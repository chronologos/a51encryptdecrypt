==> flow/design.v <==
module lcd(clock, reset, write_en, data, _lcd_data, _lcd_rw, _lcd_en, _lcd_rs, _lcd_on, _lcd_blon);
	input clock, reset, write_en;
	input [7:0] data;
	output _lcd_rw, _lcd_en, _lcd_rs, _lcd_on, _lcd_blon;
	output [7:0] _lcd_data;
	typedef enum {A,B,C,D} state_type;
	state_type state1, state2;
	reg [8:0] curbuf;
	reg lcd_rw, lcd_en, lcd_rs, lcd_on, lcd_blon;
	reg [7:0] lcd_data;
	typedef reg [7:0] line_type [0:15];
	line_type line1, line2;
	reg [3:0] ptr;
	reg [5:0] index;
	reg [17:0] delay;
	reg [4:0] count;
	reg cstart, cdone, prestart, mstart;
	reg printed_crlf, valid_char, buf_changed, buf_changed_ack;
	always @(*) begin
		if (data >= 32 && data < 128) begin
			valid_char <= 1;
		end else begin
			valid_char <= 0;
		end
	end
	integer i;
	always @(posedge clock or posedge reset)
	begin
		if (reset==1) begin
			buf_changed <= 0;
			printed_crlf <= 0;
			ptr <= 0;
			for (i=0; i<=15; i=i+1) begin
				line1[i] <= 8'h20;
				line2[i] <= 8'h20;
			end
		end else begin
			if (buf_changed_ack==1) begin
				buf_changed <= 0;
			end
			if (write_en==1) begin
				if (data==9'h0D || (ptr==0 && valid_char==1 && printed_crlf==0)) begin
					for (i=0; i<=15; i=i+1) begin
						line1[i] <= line2[i];
						line2[i] <= 8'h20;
						buf_changed <= 1;
					end
					ptr <= 0;
				end
				if (data==9'h0D) begin
					printed_crlf <= 1;
				end else if (valid_char==1) begin
					printed_crlf <= 0;
					line2[ptr] <= data;
					ptr <= ptr+4'b1;
					buf_changed <= 1;
				end
			end
		end
	end
	always @(*)
	begin
		if (index==0) begin
			curbuf <= (9'h38);
		end else if (index==1) begin
			curbuf <= (9'h0C);
		end else if (index==2) begin
			curbuf <= (9'h01);
		end else if (index==3) begin
			curbuf <= (9'h06);
		end else if (index==4) begin
			curbuf <= (9'h80);
		end else if (index==21) begin
			curbuf <= (9'hC0);
		end else if (index < 21) begin
			curbuf <= ({1'b1,line1[index-5]});
		end else begin
			curbuf <= ({1'b1,line2[index-22]});
		end
	end
	always @(posedge clock or posedge reset) begin
		if (reset==1) begin
			buf_changed_ack <= 0;
			index <= 0;
			state1 <= A;
			delay <= 0;
			cstart <= 0;
			lcd_data <= 0;
			lcd_rs <= 0;
		end else begin
			if (index <= 37) begin
				buf_changed_ack <= 0;
				case (state1)
					A : begin
							lcd_data <= curbuf[7:0];
							lcd_rs <= curbuf[8];
							cstart <= 1;
							state1 <= B;
						end
					B : begin
							if (cdone == 1) begin
								cstart <= 0;
								state1 <= C;
							end
						end
					C : begin
							if (delay < 262142) begin
								delay <= delay+18'b1;
							end else begin
								delay <= 0;
								state1 <= D;
							end
						end
					D : begin
							index <= index + 6'b1;
							state1 <= A;
						end
				endcase
			end else if (buf_changed == 1) begin
				buf_changed_ack <= 1;
				index <= 0;
			end
		end
	end
	always @(posedge clock or posedge reset)
	begin
		if (reset==1) begin
			cdone <= 0;
			lcd_en <= 0;
			prestart <= 0;
			mstart <= 0;
			count <= 0;
			state2 <= A;
		end else begin
			if (prestart==0 && cstart==1) begin
				mstart <= 1;
				cdone <= 0;
			end
			prestart <= cstart;
			if (mstart==1) begin
				case (state2)
					A : state2 <= B;
					B : begin
							lcd_en <= 1;
							state2 <= C;
						end
					C : begin
							if (count < 16) begin
								count <= count + 5'b1;
							end else begin
								state2 <= D;
							end
						end
					D : begin
							lcd_en <= 0;
							mstart <= 0;
							cdone <= 1;
							count <= 0;
							state2 <= A;
						end
				endcase
			end
		end
	end
	assign _lcd_rw = 0;
	assign _lcd_blon = 1;
	assign _lcd_on = 1;
	assign _lcd_en = lcd_en;
	assign _lcd_rs = lcd_rs;
	assign _lcd_data = lcd_data;
endmodule
# Reports on lcd
# What the tools print for lcd, step after step.
# Lines are those of the file above, counted from 1.
# Cell names lack the library's common part.
# A cell with - has no value.
# design
top	lcd
clk_port	clock
library	sky130hd
pvt_corner	tt_025C_1v80

# Word level
# Source: Yosys, flattened and elaborated. Widths are those after wreduce. Registers that Yosys merges into a memory's read port (data or address) are not register bits. Print and check cells do not count. Equal cells are merged and count once.
# classes
n_addsub	6
n_mul	0
div_mod_pow	0
n_cmp	6
n_eq	62
shift	0
muxes	106
n_logic	2
reduce_and_logical	28
# ops
op	count
8-bit two-way mux	65
8-bit parallel mux with 16-bit select	2
32-bit parallel mux with 4-bit select	2
32-bit by 2-bit equality test with 1-bit output (second input constant)	4
4-bit equality test (second input constant)	24
32-bit two-way mux	3
32-bit by 1-bit equality test with 1-bit output (second input constant)	2
32-bit logical NOT	2
9-bit two-way mux	6
4-bit by 3-bit equality test with 1-bit output (second input constant)	12
4-bit by 2-bit equality test with 1-bit output (second input constant)	6
18-bit by 1-bit adder with 18-bit output (second input constant)	1
18-bit < comparator (second input constant)	1
18-bit two-way mux	1
6-bit two-way mux	3
1-bit two-way mux	17
2-bit AND reduction	6
4-bit by 1-bit equality test with 1-bit output (second input constant)	3
4-bit logical NOT	3
6-bit by 2-bit equality test with 1-bit output (second input constant)	2
4-bit two-way mux	3
2-bit nonzero test	5
5-bit parallel mux with 2-bit select	1
3-bit AND reduction	3
2-bit != test (second input constant)	4
4-bit by 3-bit subtractor with 4-bit output (second input constant)	2
4-bit nonzero test	2
8-bit by 4-bit equality test with 1-bit output (second input constant)	1
# Other operator kinds: 19; their cells: 24.
# bits
reg_bits	370
latch_bits	0
mem_bits_rw	0
romBits	0
clocked_rd_ports_x_width	0
memories	0
inputBits	11
output_inout_bits	13
word_cells	258

# Logic depth
# Longest topological path by Yosys (ltp), each cell counted once; first at word level (registers and memories cut), then after technology mapping (sequential cells cut; the memories' decode and read muxes count).
# depth
ltp_word	10
abc_area	0
depth_mapped	11
ltp_nobuf	8

# Mapped cells and area
# The flow's flattened synthesis, as Yosys stat reports it; memories are mapped. The netlist is that of the ABC_AREA named above (0 if unset); the other value can give another one.
# mapped
mapped_cells	1403
yosys_area_mm2	0.0147717
sequential_area_mm2	0.0079001
ff_cells	314
buf_cells	91
# types
type	count	type_area_um2
dfrtp_1	280	7006.72
mux2_2	123	1.39E+03
dfstp_2	34	893.357
o21ai_0	161	805.773
nand2_1	180	675.648
nand3_1	58	290.278
nor2_1	64	240.23
a21oi_1	45	225.216
a221oi_1	23	201.443
a22oi_1	25	187.68
buf_2	36	180.173
mux2i_1	18	180.173
ha_1	14	175.168
a222oi_1	15	150.144
and2_1	20	125.12
clkbuf_1	33	123.869
inv_1	32	120.115
nand4_1	19	118.864
# Not listed: further types 61, cells in them 223.

# Path before layout
# Source: OpenSTA report_checks on the synthesized netlist (no wires, ideal clock, input and output delay 20% of the period each), path of least setup slack; recovery checks are left aside. Register names are those of the netlist, which keeps one name where synthesis merged equal registers.
# synth_timing
path_kind	register to register
startpoint	reg index[1]
endpoint	reg lcd_data[7]
tclk_ns	2.63
setup_ns	0.122
launch_ns	0.000
t_arrival_ns	2.096
t_required_ns	2.508
slack_ns	0.413
delay_ns	2.218
path_stages	10
path_buffers	3
period_less_setup_slack_ns	2.217
# "delay_ns" = arrival - input delay + setup time.
# "path_stages": output pins that drive a net of the path, with the launching flip-flop's if there is one; two outputs of one cell count as two.
# "period_less_setup_slack_ns" = period - worst setup slack (recovery checks aside). The figure is calculated, with input and output delays left at 20% of the set period.
# Between the ends stands the longest chain of elaborated cells between them, by number of cells; it is not shown to be the way that was timed. Of several equally long chains one is given.
# Each line given opens the expression or statement behind the cell; cells for indexed reads and writes are added by Yosys, which also makes memories of some case tables.
# A register here has more assigning lines than the two given.
# synth_between
cell_sequence	dfrtp_1 -> inv_1 -> ha_1 -> buf_2 -> buf_2 -> buf_1 -> o21ai_0 -> o21ai_1 -> nand4_1 -> a32o_1
elab_chain_cells	10
cells_between	52
cone_lines	10
classes_between	add/sub: 2; compare: 2; eq/ne: 35; mux: 9; reduce/logical: 4
# synth_lines
element	line	source
from (decl)	14	reg [5:0] index;
from (assign)	84	index <= 0;
from (assign)	115	index <= index + 6'b1;
4-bit by 3-bit subtractor with 4-bit output	78	curbuf <= ({1'b1,line2[index-22]});
4-bit equality test	78
8-bit parallel mux with 16-bit select	78
8-bit two-way mux	75	end else if (index < 21) begin
9-bit two-way mux	73	end else if (index==21) begin
9-bit two-way mux	71	end else if (index==4) begin
9-bit two-way mux	69	end else if (index==3) begin
9-bit two-way mux	67	end else if (index==2) begin
9-bit two-way mux	65	end else if (index==1) begin
9-bit two-way mux	63	if (index==0) begin
to (assign)	88	lcd_data <= 0;
to (assign)	95	lcd_data <= curbuf[7:0];
to (decl)	10	reg [7:0] lcd_data;

# Timing after layout
# Path of least setup slack in the final report of stored run 2 (OpenROAD, finished layout, wires in). Where an end is a register, its clock arrival counts in the times.
# layout_timing
path_kind	register to register
startpoint	reg index[1]
endpoint	reg lcd_data[1]
tclk_ns	2.89
setup_ns	0.14
launch_ns	0.52
t_arrival_ns	3.45
t_required_ns	3.27
slack_ns	-0.18
path_stages	9
path_buffers	3
# Between the ends stands the longest chain of elaborated cells between them, by number of cells; it is not shown to be the way that was timed. Of several equally long chains one is given.
# A register here has more assigning lines than the two given.
# layout_between
cell_sequence	dfrtp_1 -> inv_1 -> ha_1 -> clkbuf_4 -> buf_2 -> buf_2 -> a211oi_1 -> a2111oi_1 -> o311ai_1
elab_chain_cells	10
cells_between	52
cone_lines	10
classes_between	add/sub: 2; compare: 2; eq/ne: 35; mux: 9; reduce/logical: 4
# layout_lines
element	line	source
from (decl)	14	reg [5:0] index;
from (assign)	84	index <= 0;
from (assign)	115	index <= index + 6'b1;
4-bit by 3-bit subtractor with 4-bit output	78	curbuf <= ({1'b1,line2[index-22]});
4-bit equality test	78
8-bit parallel mux with 16-bit select	78
8-bit two-way mux	75	end else if (index < 21) begin
9-bit two-way mux	73	end else if (index==21) begin
9-bit two-way mux	71	end else if (index==4) begin
9-bit two-way mux	69	end else if (index==3) begin
9-bit two-way mux	67	end else if (index==2) begin
9-bit two-way mux	65	end else if (index==1) begin
9-bit two-way mux	63	if (index==0) begin
to (assign)	88	lcd_data <= 0;
to (assign)	95	lcd_data <= curbuf[7:0];
to (decl)	10	reg [7:0] lcd_data;

Stored flow runs of lcd (2 of them; Yosys, OpenROAD, sky130hd). They differ in their settings and are not a sequence. Constraints: input delay and output delay 20% of the set period each, output load 0.01 pF.
"clock_period_reached_ns" means the clock period less the worst setup slack. The figure is calculated, with input and output delays left at 20% of the set period.
"worstPathTime_ns" means the part of the period allowed to the worst setup path (the constraints hold back 20% at inputs and 20% at outputs) less its slack; where the path has registers, the arrival times of their clocks count too.
"power_total_w": no workload was simulated; the value follows from the tool's default switching activity.

Stored run 1, flow files:
==> flow/run.sh <==
#!/bin/bash
# the make line also repeats the synthesis and layout settings of config.mk as NAME=value (left out here)
make -C /OpenROAD-flow-scripts/flow DESIGN_CONFIG=/design/flow/config.mk WORK_HOME=/design/flow/orfs CLKGATE_MAP_FILE= finish
==> flow/config.mk <==
export PLATFORM = sky130hd
export DESIGN_NAME = lcd
export DESIGN_NICKNAME = lcd
export VERILOG_FILES = /design/flow/design.v
export SDC_FILE = /design/flow/constraint.sdc
export NUM_CORES = 4
export LEC_CHECK = 0
export CAP_MARGIN = 40
export CELL_PAD_IN_SITES_DETAIL_PLACEMENT = 1
export CORE_ASPECT_RATIO = 1.31
export CORE_MARGIN = 2
export CORE_UTILIZATION = 68
export CTS_CLUSTER_DIAMETER = 124
export GPL_ROUTABILITY_DRIVEN = 1
export HOLD_SLACK_MARGIN = -0.04
export PLACE_DENSITY = 0.78
export SLEW_MARGIN = 20
==> flow/constraint.sdc <==
create_clock -name core_clock -period 4.16 [get_ports {clock}]
set_input_delay 0.8320 -clock core_clock [delete_from_list [all_inputs] [get_ports {clock}]]
set_output_delay 0.8320 -clock core_clock [all_outputs]
set_load 0.01 [all_outputs]

Stored run 1: did not finish, clock tree synthesis stopped with DPL-0033

Stored run 2, flow files:
==> flow/run.sh <==
#!/bin/bash
# the make line also repeats the synthesis and layout settings of config.mk as NAME=value (left out here)
make -C /OpenROAD-flow-scripts/flow DESIGN_CONFIG=/design/flow/config.mk WORK_HOME=/design/flow/orfs CLKGATE_MAP_FILE= finish
==> flow/config.mk <==
export PLATFORM = sky130hd
export DESIGN_NAME = lcd
export DESIGN_NICKNAME = lcd
export VERILOG_FILES = /design/flow/design.v
export SDC_FILE = /design/flow/constraint.sdc
export NUM_CORES = 4
export LEC_CHECK = 0
export CAP_MARGIN = 20
export CELL_PAD_IN_SITES_GLOBAL_PLACEMENT = 1
export CORE_MARGIN = 2
export CORE_UTILIZATION = 47
export GPL_TIMING_DRIVEN = 0
export MAX_ROUTING_LAYER = met5
export PLACE_DENSITY_LB_ADDON = 0.26
export SETUP_SLACK_MARGIN = -0.19
export SLEW_MARGIN = 20
==> flow/constraint.sdc <==
create_clock -name core_clock -period 2.89 [get_ports {clock}]
set_input_delay 0.5780 -clock core_clock [delete_from_list [all_inputs] [get_ports {clock}]]
set_output_delay 0.5780 -clock core_clock [all_outputs]
set_load 0.01 [all_outputs]

==> results of stored run 2, as CSV <==
result,value
synth_chip_area_mm2,0.0147717
die_mm2,0.0328624
final_cell_area_mm2,0.0171264
finalUtil_frac,0.557
fin_ws_ns,-0.177
setupTns_ns,-2.265
ws_hold_ns,0.436
power_total_w,0.013165
clock_period_reached_ns,3.067
worstPathTime_ns,3.07
timing.worst_path_kind,"register to register"
